==> flow/design.v <==
`timescale 1ns / 1ps
module uart_status_reg(
    input clk,
    input arst_n,
    input recv_error,                
    input recv_busy,                 
    input tnsm_busy,                 
    input recv_int,                  
    input [7:0] recv_data,           
    input re,                        
    input [11:0] rmask,              
    output logic [11:0] status_data  
);
    logic [11:0] reg_;
    always_ff@(posedge clk, negedge arst_n) begin
        if(!arst_n) begin
            reg_ <= '0;
        end else begin
            if(re) begin
                for(int idx = 0; idx < 12; idx = idx + 1)
                    reg_[idx] <= rmask[idx] ? 1'b0 : reg_[idx];
            end
            if(recv_error)
                reg_[11] <= recv_error;
            reg_[10] <= recv_busy;
            reg_[9] <= tnsm_busy;
            if(recv_int) begin
                reg_[8] <= 1'b1;
                reg_[7:0] <= recv_data;
            end
        end
    end
	always_comb begin
		for(int idx = 0; idx < 12; idx = idx + 1)
			status_data[idx] = rmask[idx] && re ? 1'b0 : reg_[idx];
	end
endmodule: uart_status_reg
[From RTL to reports: uart_status_reg]
The steps from the RTL of uart_status_reg to its reports follow in flow order.
Line numbers count from 1 in the design file above.
Operators: Yosys type, input widths -> output width; for muxes data width and select width s.
Library cell names are shortened.
Not given: -
Set-up
  top module: uart_status_reg
  clock: clk
  cell library: sky130hd
  library corner: tt_025C_1v80

[After elaboration]
Source: Yosys, flattened and elaborated, memories not mapped. Widths are those after wreduce. Registers that Yosys merges into a memory's read port (data or address) are not register bits. Print and check cells do not count. Equal cells are merged and count once.
Storage and ports
  register bits after elaboration: 12
  input bits: 27
  output and inout port bits: 12
  word-level cells: 87
Operators by class
  mux-type cells: 42
  reductions and logical operators: 34
Operator list (count)
  $mux 1: 42
  $reduce_bool 2->1: 12
  $reduce_and 2->1: 10
  $logic_and 1x1->1: 12

[Logic depth]
Longest topological path by Yosys (ltp), each cell counted once; first at word level (registers and memories cut), then after technology mapping (sequential cells cut; the memories' decode and read muxes count).
Logic depth
  word-level depth: 3
  ABC_AREA: 0
  depth in mapped cells: 3
  mapped depth without buffers: 2

[Netlist]
Source: synth_stat.txt of the flow (Yosys; design flattened, memories mapped). It holds for the ABC_AREA given above (unset counts as 0); a run with the other value may have another netlist.
Totals and module areas in this step are rounded.
Cells by type
  dfrtp_1: count 12, total area 300.288 um^2
  mux2_2: count 8, total area 90.086 um^2
  a21boi_2: count 6, total area 67.565 um^2
  a21boi_0: count 4, total area 30.029 um^2
  a21boi_1: count 2, total area 15.014 um^2
  or2_1: count 2, total area 12.512 um^2
  buf_4: count 1, total area 7.507 um^2
  buf_2: count 1, total area 5.005 um^2
Synthesis totals
  cells in the netlist: 36
  cell area after synthesis: 0.000528 mm^2
  area of sequential cells: 0.0003003 mm^2
  flip-flop cells: 12
  buffers: 2

[Worst setup path after synthesis]
Path of least setup slack by OpenSTA after synthesis, without wires, with an ideal clock, recovery checks aside; 20% of the period is set as input and as output delay. Where synthesis merged equal registers, the netlist keeps one of their names.
Timing path post-synthesis
  path type: input to output
  start point: input port re
  end point: output port status_data[10]
  clock period: 1.6 ns
  external input delay: 0.320 ns
  output delay: 0.320 ns
  time at the first pin: 0.320 ns
  arrival time: 0.775 ns
  data required time: 1.280 ns
  setup slack: 0.505 ns
  delay of the path: 0.455 ns
  stages on the path: 2
  buffers on the path: 1
  period reached after synthesis: 1.095 ns
"delay of the path" = arrival - input delay + setup time.
A path that ends at an output port has no setup time.
"stages on the path": output pins that drive a net of the path, with the launching flip-flop's if there is one; two outputs of one cell count as two.
"period reached after synthesis" is the clock period less the worst setup slack; recovery checks do not enter. This is arithmetic on one report: input and output delays are still those of the set period (20% each).
The rows between start and end are the longest chain of elaborated cells between them; the timing report does not say that the signal goes this way. Where chains are equally long, one stands for them.
Each line given opens the expression or statement behind the cell; cells for indexed reads and writes are added by Yosys, which also makes memories of some case tables.
On the way, post-synthesis
  path through: buf_4 > a21boi_0
  cells in the longest elaborated chain: 2
  elaborated cells between the ends (all ways): 2
  source lines of those cells: 1
  classes of those cells: mux: 1; reduce/logical: 1
RTL lines, path post-synthesis
  start, declared: RTL line 10  | input re,
  $logic_and 1x1->1: RTL line 35  | status_data[idx] = rmask[idx] && re ? 1'b0 : reg_[idx];
  $mux 1: RTL line 35
  end, declared: RTL line 12  | output logic [11:0] status_data

[Path in the finished layout]
Path of least setup slack in the final report of run 1 (OpenROAD, finished layout, wires in). Where an end is a register, its clock arrival counts in the times.
Timing path after layout
  path type: register to output
  start point: register reg_[4]
  end point: output port status_data[4]
  clock period: 1.06 ns
  output delay: 0.21 ns
  time at the first pin: 0.26 ns
  arrival time: 0.92 ns
  data required time: 0.85 ns
  setup slack: -0.07 ns
  stages on the path: 3
  buffers on the path: 1
The rows between start and end are the longest chain of elaborated cells between them; the timing report does not say that the signal goes this way. Where chains are equally long, one stands for them.
At most two assigning lines are given for a register; there are more.
On the way, after layout
  path through: dfrtp_1 > a21boi_2 > buf_2
  cells in the longest elaborated chain: 1
  elaborated cells between the ends (all ways): 1
  source lines of those cells: 1
  classes of those cells: mux: 1
RTL lines, path after layout
  start, declared: RTL line 14  | logic [11:0] reg_;
  start, assigned: RTL line 21  | reg_[idx] <= rmask[idx] ? 1'b0 : reg_[idx];
  start, assigned: RTL line 29  | reg_[7:0] <= recv_data;
  $mux 1: RTL line 35  | status_data[idx] = rmask[idx] && re ? 1'b0 : reg_[idx];
  end, declared: RTL line 12  | output logic [11:0] status_data

2 stored runs of uart_status_reg in the flow (synthesis by Yosys, layout by OpenROAD, sky130hd cells), in arbitrary order. Constraints: input delay and output delay 20% of the set period each, output load 0.01 pF.
By "total design power" is meant OpenSTA's value without simulated activity: inputs other than the clock are taken to toggle once in ten clock periods, and the tool carries that through the logic.
Values from the reports are rounded here.

==> run 1: settings <==
{ "period_ns": 1.06, "CORE_UTILIZATION": 17, "SETUP_SLACK_MARGIN": 0.11, "PLACE_DENSITY_LB_ADDON": 0.18, "HOLD_SLACK_MARGIN": 0.16, "CELL_PAD_IN_SITES_GLOBAL_PLACEMENT": 0, "CTS_CLUSTER_SIZE": 50, "CAP_MARGIN": 20, "SLEW_MARGIN": 35, "CORE_MARGIN": 2 }
==> run 1: results <==
post-synthesis cell area: 0.000528 mm^2
die footprint: 0.003568 mm^2
area of the standard cells in the finished layout: 0.0009872 mm^2
worst setup slack after layout: -0.074 ns
summed negative setup slack: -0.701 ns
total design power: 1154 uW

==> run 2: settings <==
{ "period_ns": 1.13, "CORE_UTILIZATION": 49, "CAP_MARGIN": 20, "CORE_MARGIN": 2, "SLEW_MARGIN": 20 }
==> run 2: results <==
not finished: placement ended with error GPL-0301

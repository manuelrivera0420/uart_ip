==> flow/design.v <==
module uart_ip_memory_mapped_ctrl_fsm #(parameter NUM_BYTES_DATA = 4, parameter NUM_BYTES_ADDRESS = 1, parameter NUM_BYTES_COMMAND = 1 ) (
	input clk,
	input arst_n,
	output reg mem_we,
	output reg [NUM_BYTES_DATA*8-1:0] mem_wdata,
	output reg [NUM_BYTES_ADDRESS*8-1:0] mem_waddr,
	output reg mem_re,
	input [NUM_BYTES_DATA*8-1:0] mem_rdata,
	input mem_rdy,
	output wire [NUM_BYTES_ADDRESS*8-1:0] mem_raddr,
	output reg ctl_reg_we,
	output reg [18:0] ctl_reg_wdata,
	output reg [18:0] ctl_reg_wmask,
	input [18:0]  ctl_reg_rdata,
	output reg st_reg_re,
	output reg [11:0] st_reg_rmask,
	input [11:0] st_reg_rdata
);
	localparam STATE_IDLE = 3'b000;
	localparam STATE_RECV_ADDRESS = 3'b001;
	localparam STATE_WAIT_MEM_DATA = 3'b010;
	localparam STATE_WRITE_TNSM_DATA = 3'b011;
	localparam STATE_RECV_TNSM_DATA = 3'b100;
	localparam COMMAND_RANGE_MSB = (NUM_BYTES_COMMAND * 8) - 1;
	localparam ADDR_RANGE_MSB = (NUM_BYTES_ADDRESS * 8)  - 1;
	localparam DATA_RANGE_MSB = (NUM_BYTES_DATA * 8)  - 1;
	localparam PACKET_RANGE_MSB = COMMAND_RANGE_MSB + ADDR_RANGE_MSB + DATA_RANGE_MSB + 2;
	localparam COMMAND_READ = 8'b0000_0000;
	localparam COMMAND_WRITE = 8'b0000_0001;
	localparam COMMAND_CONFIGURE = 8'b0000_0010;
	localparam COMMAND_STATUS = 8'b0000_0011;
	logic recv_error;
	logic recv_busy;
	logic tnsm_busy;
	logic recv_int;
	logic [7:0] recv_data;
	assign recv_error = st_reg_rdata[11];
	assign recv_busy = st_reg_rdata[10];
	assign tnsm_busy = st_reg_rdata[9];
	assign recv_int = st_reg_rdata[8];
	assign recv_data = st_reg_rdata[7:0];
	logic [2:0] state;
	logic [$clog2(PACKET_RANGE_MSB) : 0] inc_bytes_cnt;
	logic [COMMAND_RANGE_MSB : 0] command_r;
	logic [ADDR_RANGE_MSB : 0] addr_bytes;
	logic [DATA_RANGE_MSB : 0] data_bytes;
	logic [DATA_RANGE_MSB : 0] mem_rdata_r;
	assign mem_raddr = addr_bytes;
	always@(posedge clk, negedge arst_n) begin
		if(~arst_n) begin
			state <= STATE_IDLE;
			mem_we <= 1'b0;
			mem_wdata <= {NUM_BYTES_DATA*8{1'b0}};
			mem_waddr <= {NUM_BYTES_ADDRESS*8{1'b0}};
			mem_re <= 1'b0;
			mem_rdata_r <= {NUM_BYTES_DATA*8{1'b0}};
			ctl_reg_we <= 1'b0;
			ctl_reg_wdata <= 19'd0;
			ctl_reg_wmask <= 19'd0;
			st_reg_re <= 1'b0;
			st_reg_rmask <= 12'd0;
			inc_bytes_cnt <= {($clog2(PACKET_RANGE_MSB)+1){1'b0}};
			data_bytes <= {NUM_BYTES_DATA*8{1'b0}};
			addr_bytes <= {NUM_BYTES_ADDRESS*8{1'b0}};
			command_r <= {(NUM_BYTES_COMMAND*8){1'b0}};
		end else begin
			ctl_reg_we <= 1'b0;
			ctl_reg_wdata <= 19'd0;
			ctl_reg_wmask <= 19'd0;
			mem_re <= 1'b0;
			st_reg_re <= 1'b0;
			st_reg_rmask <= 12'd0;
			mem_we <= 1'b0;
			case(state)
				STATE_IDLE: begin
					if(recv_int) begin
						inc_bytes_cnt <= {($clog2(PACKET_RANGE_MSB)+1){1'b0}};
						command_r <= recv_data;
						state <= STATE_RECV_ADDRESS;
						data_bytes <= {NUM_BYTES_DATA*8{1'b0}};
						st_reg_re <= 1'b1;
						st_reg_rmask <= 12'b0001_0000_0000;
						mem_rdata_r <= {ctl_reg_rdata, st_reg_rdata};  
					end
				end
				STATE_RECV_ADDRESS: begin
					if(inc_bytes_cnt == NUM_BYTES_ADDRESS) begin
						mem_re <= 1'b1;
						inc_bytes_cnt <= {($clog2(PACKET_RANGE_MSB)+1){1'b0}};
						state <= ( (command_r == COMMAND_STATUS) || (command_r == COMMAND_CONFIGURE) ) ? STATE_WRITE_TNSM_DATA : STATE_WAIT_MEM_DATA;
					end else if(recv_int) begin
						st_reg_re <= 1'b1;
						st_reg_rmask <= 12'b0001_0000_0000;
						inc_bytes_cnt <= inc_bytes_cnt + 1'd1;
							addr_bytes <= recv_data;
					end
				end
				STATE_WAIT_MEM_DATA: begin
					if(mem_rdy) begin
						mem_rdata_r <= mem_rdata;
						state <= STATE_WRITE_TNSM_DATA;
					end
				end
				STATE_WRITE_TNSM_DATA: begin
					if(inc_bytes_cnt == NUM_BYTES_DATA) begin
						if(command_r == COMMAND_READ) begin
							state <= STATE_IDLE;
						end if(command_r == COMMAND_WRITE) begin
							state <= STATE_IDLE;
							mem_we <= 1'b1;
							mem_wdata <= data_bytes;
							mem_waddr <= addr_bytes;
						end else if(command_r == COMMAND_CONFIGURE) begin
							state <= STATE_IDLE;
							ctl_reg_we <= 1'b1;
							ctl_reg_wdata <= data_bytes[15:0];
							ctl_reg_wmask <= addr_bytes;
						end else if(command_r == COMMAND_STATUS) begin
							state <= STATE_IDLE;
							st_reg_re <= 1'b1;
							st_reg_rmask <= addr_bytes;
						end
					end else begin
						ctl_reg_we <= 1'b1;
						ctl_reg_wdata <= {mem_rdata_r[7:0],1'b1,4'b0000,1'b0,2'b00,2'b00,1'b0};
						ctl_reg_wmask <= 19'b111_1111_1100_0000_0000;
						mem_rdata_r <= {8'd0, mem_rdata_r[DATA_RANGE_MSB:8]};
						inc_bytes_cnt <= inc_bytes_cnt + 1'd1;
						state <= STATE_RECV_TNSM_DATA;
					end
				end
				STATE_RECV_TNSM_DATA: begin
					if(recv_int) begin
						st_reg_re <= 1'b1;
						st_reg_rmask <= 12'b0001_0000_0000;
						data_bytes <= {recv_data, data_bytes[DATA_RANGE_MSB:8]};
						state <= STATE_WRITE_TNSM_DATA;
					end
				end
			endcase
		end
	end
endmodule
**Tool chain data of uart_ip_memory_mapped_ctrl_fsm**

What the tools print for uart_ip_memory_mapped_ctrl_fsm, step after step.
Line numbers count from 1 in the design file above.
Operators: Yosys type, input widths -> output width; for muxes data width and select width s.
The mark - stands for no value.

- Design top: uart_ip_memory_mapped_ctrl_fsm
- Clock: clk
- Standard-cell library: sky130hd
- Timing corner: tt_025C_1v80

**Elaborated design**

Counts by Yosys on the flattened word-level netlist (proc, flatten, opt, wreduce; memories kept). Register bits leave out memories and registers merged into their read ports (data or address). Print and check cells are left out.

- Bits in registers: 184
- Bits of input ports: 66
- Output and inout bits: 102
- Word-level cells: 102

- Add/sub/neg operators: 1
- Equality and inequality tests: 16
- Muxes and demuxes: 54
- Bitwise gates (word level): 1
- Reductions and logical operators: 15

Operator list:

| kind | count |
|---|---|
| $mux 32 | 5 |
| $pmux 32 s3 | 1 |
| $mux 19 | 4 |
| $pmux 32 s2 | 1 |
| $mux 8 | 6 |
| $pmux 12 s3 | 1 |
| $mux 16 | 2 |
| $mux 7 | 4 |
| $mux 3 | 9 |
| $pmux 7 s3 | 1 |
| $eq 8x2->1 const B | 2 |
| $mux 1 | 16 |
| $pmux 3 s5 | 1 |
| $mux 12 | 1 |
| $ne 2x2->1 const B | 5 |
| $reduce_and 3->1 | 3 |
| $mux 9 | 1 |
| $reduce_and 4->1 | 2 |
| $eq 8x1->1 const B | 1 |
| $logic_not 8->1 | 1 |
| $add 7x1->7 const B | 1 |
| $eq 7x1->1 const B | 1 |
| $eq 7x3->1 const B | 1 |
| $eq 3x2->1 const B | 2 |
| $reduce_bool 3->1 | 2 |
| $ne 6x6->1 const B | 1 |
| $reduce_and 6->1 | 1 |
| $reduce_bool 5->1 | 1 |

Other operator kinds: 10; their cells: 10.

**Longest topological paths**

Depth = most cells in a row (Yosys ltp): at word level without a register or memory, in the mapped netlist without a sequential cell, where the memories' decode and read muxes count.

- Word-level depth: 7
- ABC_AREA: 0
- Mapped depth: 8
- Gate-level depth less buffers: 7

**After synthesis**

Yosys stat after the flow's synthesis: flattened, memories mapped to cells. It holds for the ABC_AREA given above (unset counts as 0); a run with the other value may have another netlist.

Cell types:

| cell | count | area in all (µm²) |
|---|---|---|
| sky130_fd_sc_hd__dfrtp_1 | 172 | 4.3E+03 |
| sky130_fd_sc_hd__mux2_2 | 55 | 619.344 |
| sky130_fd_sc_hd__a22o_1 | 60 | 525.504 |
| sky130_fd_sc_hd__o21ai_0 | 41 | 205.197 |
| sky130_fd_sc_hd__nand2_1 | 47 | 176.419 |
| sky130_fd_sc_hd__and2_1 | 28 | 175.168 |
| sky130_fd_sc_hd__a21oi_1 | 26 | 130.125 |
| sky130_fd_sc_hd__buf_4 | 14 | 105.101 |
| sky130_fd_sc_hd__clkbuf_1 | 23 | 86.333 |
| sky130_fd_sc_hd__a22oi_1 | 7 | 52.55 |
| sky130_fd_sc_hd__ha_1 | 3 | 37.536 |
| sky130_fd_sc_hd__buf_6 | 3 | 33.782 |
| sky130_fd_sc_hd__nor3_4 | 2 | 32.531 |
| sky130_fd_sc_hd__nand2b_1 | 5 | 31.28 |
| sky130_fd_sc_hd__nor2_1 | 8 | 30.029 |
| sky130_fd_sc_hd__dfstp_2 | 1 | 26.275 |
| sky130_fd_sc_hd__o2111ai_4 | 1 | 26.275 |
| sky130_fd_sc_hd__and3_1 | 4 | 25.024 |

Not listed: further types 23, cells in them 42.

- Standard cells after synthesis: 542
- Cell area after synthesis: 0.0069066 mm²
- Area of sequential cells: 0.0043304 mm²
- Mapped flip-flops: 173
- Buffer cells: 45

**Worst setup path after synthesis**

Path of least setup slack by OpenSTA after synthesis, without wires, with an ideal clock, recovery checks aside; 20% of the period is set as input and as output delay. Where synthesis merged equal registers, the netlist keeps one of their names.

- Path kind: register to register
- Start: reg inc_bytes_cnt[4]
- End: reg mem_wdata[10]
- Clock period: 2200 ps
- Library setup time: 125 ps
- Launch time at the first pin: 0 ps
- Arrival time: 2003 ps
- Data required time: 2075 ps
- Slack: 72 ps
- Path delay: 2128 ps
- Driving pins on the path: 7
- Buffers on the path: 1
- Synthesis period reached: 2128 ps

"path delay" = arrival - input delay + setup time.
"driving pins on the path": output pins that drive a net of the path, with the launching flip-flop's if there is one; two outputs of one cell count as two.
"synthesis period reached" is the clock period less the worst setup slack; recovery checks do not enter. This is arithmetic on one report: input and output delays are still those of the set period (20% each).
The rows between start and end are the longest chain of elaborated cells between them; the timing report does not say that the signal goes this way. Where chains are equally long, one stands for them.
A line is the first line of the expression or statement that the cell stems from. Yosys adds cells for indexed reads and writes and turns some case tables into memories.
At most two assigning lines are given for a register; there are more.

- Cells stage by stage: sky130_fd_sc_hd__dfrtp_1 > sky130_fd_sc_hd__or4_4 > sky130_fd_sc_hd__nor2_1 > sky130_fd_sc_hd__nand2_1 > sky130_fd_sc_hd__nor3_4 > sky130_fd_sc_hd__buf_4 > sky130_fd_sc_hd__mux2_2
- Cells in the longest elaborated chain: 2
- Elaborated cells between the ends (all ways): 2
- Source lines of those cells: 1
- Those cells by class: 1 x eq/ne; 1 x reduce/logical

RTL lines, path post-synthesis:

| what | line | RTL |
|---|---|---|
| start, declared | 43 | `logic [$clog2(PACKET_RANGE_MSB) : 0] inc_bytes_cnt;` |
| start, assigned | 62 | `inc_bytes_cnt <= {($clog2(PACKET_RANGE_MSB)+1){1'b0}};` |
| start, assigned | 77 | `inc_bytes_cnt <= {($clog2(PACKET_RANGE_MSB)+1){1'b0}};` |
| $eq 7x3->1 | 105 | `if(inc_bytes_cnt == NUM_BYTES_DATA) begin` |
| $reduce_and 3->1 | - |  |
| end, assigned | 53 | `mem_wdata <= {NUM_BYTES_DATA*8{1'b0}};` |
| end, assigned | 111 | `mem_wdata <= data_bytes;` |
| end, declared | 5 | `output reg [NUM_BYTES_DATA*8-1:0] mem_wdata,` |

**Worst path after layout**

Path of least setup slack in the final report of flow run 1 (OpenROAD, finished layout, wires in). Where an end is a register, its clock arrival counts in the times.
The path's times are printed in steps of 10 ps; the period is the one set.

- Path kind: register to register
- Start: reg inc_bytes_cnt[4]
- End: reg mem_wdata[28]
- Clock period: 2490 ps
- Library setup time: 110 ps
- Launch time at the first pin: 430 ps
- Arrival time: 2640 ps
- Data required time: 2790 ps
- Slack: 160 ps
- Driving pins on the path: 7
- Buffers on the path: 1

The rows between start and end are the longest chain of elaborated cells between them; the timing report does not say that the signal goes this way. Where chains are equally long, one stands for them.
At most two assigning lines are given for a register; there are more.

- Cells stage by stage: sky130_fd_sc_hd__dfrtp_1 > sky130_fd_sc_hd__or4_4 > sky130_fd_sc_hd__nor2_1 > sky130_fd_sc_hd__nand2_1 > sky130_fd_sc_hd__nor3_4 > sky130_fd_sc_hd__buf_12 > sky130_fd_sc_hd__mux2_2
- Cells in the longest elaborated chain: 2
- Elaborated cells between the ends (all ways): 2
- Source lines of those cells: 1
- Those cells by class: 1 x eq/ne; 1 x reduce/logical

RTL lines, path post-layout:

| what | line | RTL |
|---|---|---|
| start, declared | 43 | `logic [$clog2(PACKET_RANGE_MSB) : 0] inc_bytes_cnt;` |
| start, assigned | 62 | `inc_bytes_cnt <= {($clog2(PACKET_RANGE_MSB)+1){1'b0}};` |
| start, assigned | 77 | `inc_bytes_cnt <= {($clog2(PACKET_RANGE_MSB)+1){1'b0}};` |
| $eq 7x3->1 | 105 | `if(inc_bytes_cnt == NUM_BYTES_DATA) begin` |
| $reduce_and 3->1 | - |  |
| end, assigned | 53 | `mem_wdata <= {NUM_BYTES_DATA*8{1'b0}};` |
| end, assigned | 111 | `mem_wdata <= data_bytes;` |
| end, declared | 5 | `output reg [NUM_BYTES_DATA*8-1:0] mem_wdata,` |

Settings and measured results of 2 stored flow runs for module uart_ip_memory_mapped_ctrl_fsm (sky130hd), not sorted in any way. The constraints put input and output delay at 20% of the set period each and load the outputs with 0.01 pF.
"reached clock period": clock period set for the run, less the worst setup slack. It is reckoned from that one timing run; input and output delays stay at 20% of the period that was set.
"critical path time" = time allowed to the worst setup path (clock period - input delay - output delay, where it has them) - its slack; a late launch clock adds to it, a late capture clock takes from it.
"total power after layout": no workload was simulated; the value follows from the tool's default switching activity.
"critical path time" is given in steps of 10 ps.

### Flow run 1

==> flow/run.sh <==
#!/bin/bash
# the make line also repeats the synthesis and layout settings of config.mk as NAME=value (left out here)
make -C /OpenROAD-flow-scripts/flow DESIGN_CONFIG=/design/flow/config.mk WORK_HOME=/design/flow/orfs CLKGATE_MAP_FILE= finish
==> flow/config.mk <==
export PLATFORM = sky130hd
export DESIGN_NAME = uart_ip_memory_mapped_ctrl_fsm
export DESIGN_NICKNAME = uart_ip_memory_mapped_ctrl_fsm
export VERILOG_FILES = /design/flow/design.v
export SDC_FILE = /design/flow/constraint.sdc
export NUM_CORES = 4
export LEC_CHECK = 0
export CAP_MARGIN = 20
export CELL_PAD_IN_SITES_DETAIL_PLACEMENT = 2
export CELL_PAD_IN_SITES_GLOBAL_PLACEMENT = 2
export CORE_MARGIN = 2
export CORE_UTILIZATION = 31
export CTS_CLUSTER_DIAMETER = 376
export CTS_CLUSTER_SIZE = 88
export SLEW_MARGIN = 20
export TNS_END_PERCENT = 100
==> flow/constraint.sdc <==
create_clock -name core_clock -period 2.49 [get_ports {clk}]
set_input_delay 0.4980 -clock core_clock [delete_from_list [all_inputs] [get_ports {clk}]]
set_output_delay 0.4980 -clock core_clock [all_outputs]
set_load 0.01 [all_outputs]

Results of flow run 1:
- Cell area after synthesis: 0.0069066 mm²
- Die area: 0.0234886 mm²
- Area of the standard cells in the finished layout: 0.0094215 mm²
- Final design utilization: 43.2 %
- Setup slack of the critical path: 156 ps
- Total negative slack on setup checks: 0 ps
- Total power after layout: 0.007258 W
- Reached clock period: 2334 ps
- Critical path time: 2330 ps
- Class of the worst setup path: register to register

### Flow run 2

==> flow/run.sh <==
#!/bin/bash
# the make line also repeats the synthesis and layout settings of config.mk as NAME=value (left out here)
make -C /OpenROAD-flow-scripts/flow DESIGN_CONFIG=/design/flow/config.mk WORK_HOME=/design/flow/orfs CLKGATE_MAP_FILE= finish
==> flow/config.mk <==
export PLATFORM = sky130hd
export DESIGN_NAME = uart_ip_memory_mapped_ctrl_fsm
export DESIGN_NICKNAME = uart_ip_memory_mapped_ctrl_fsm
export VERILOG_FILES = /design/flow/design.v
export SDC_FILE = /design/flow/constraint.sdc
export NUM_CORES = 4
export LEC_CHECK = 0
export CAP_MARGIN = 20
export CELL_PAD_IN_SITES_GLOBAL_PLACEMENT = 2
export CORE_MARGIN = 2
export CORE_UTILIZATION = 60
export GPL_ROUTABILITY_DRIVEN = 0
export HOLD_SLACK_MARGIN = 0.08
export MAX_ROUTING_LAYER = met5
export MIN_ROUTING_LAYER = met1
export PLACE_DENSITY_LB_ADDON = 0.16
export SETUP_SLACK_MARGIN = 0.33
export SLEW_MARGIN = 15
export TNS_END_PERCENT = 35
==> flow/constraint.sdc <==
create_clock -name core_clock -period 4.03 [get_ports {clk}]
set_input_delay 0.8060 -clock core_clock [delete_from_list [all_inputs] [get_ports {clk}]]
set_output_delay 0.8060 -clock core_clock [all_outputs]
set_load 0.01 [all_outputs]

Outcome of flow run 2: did not finish, placement stopped with FLW-0024
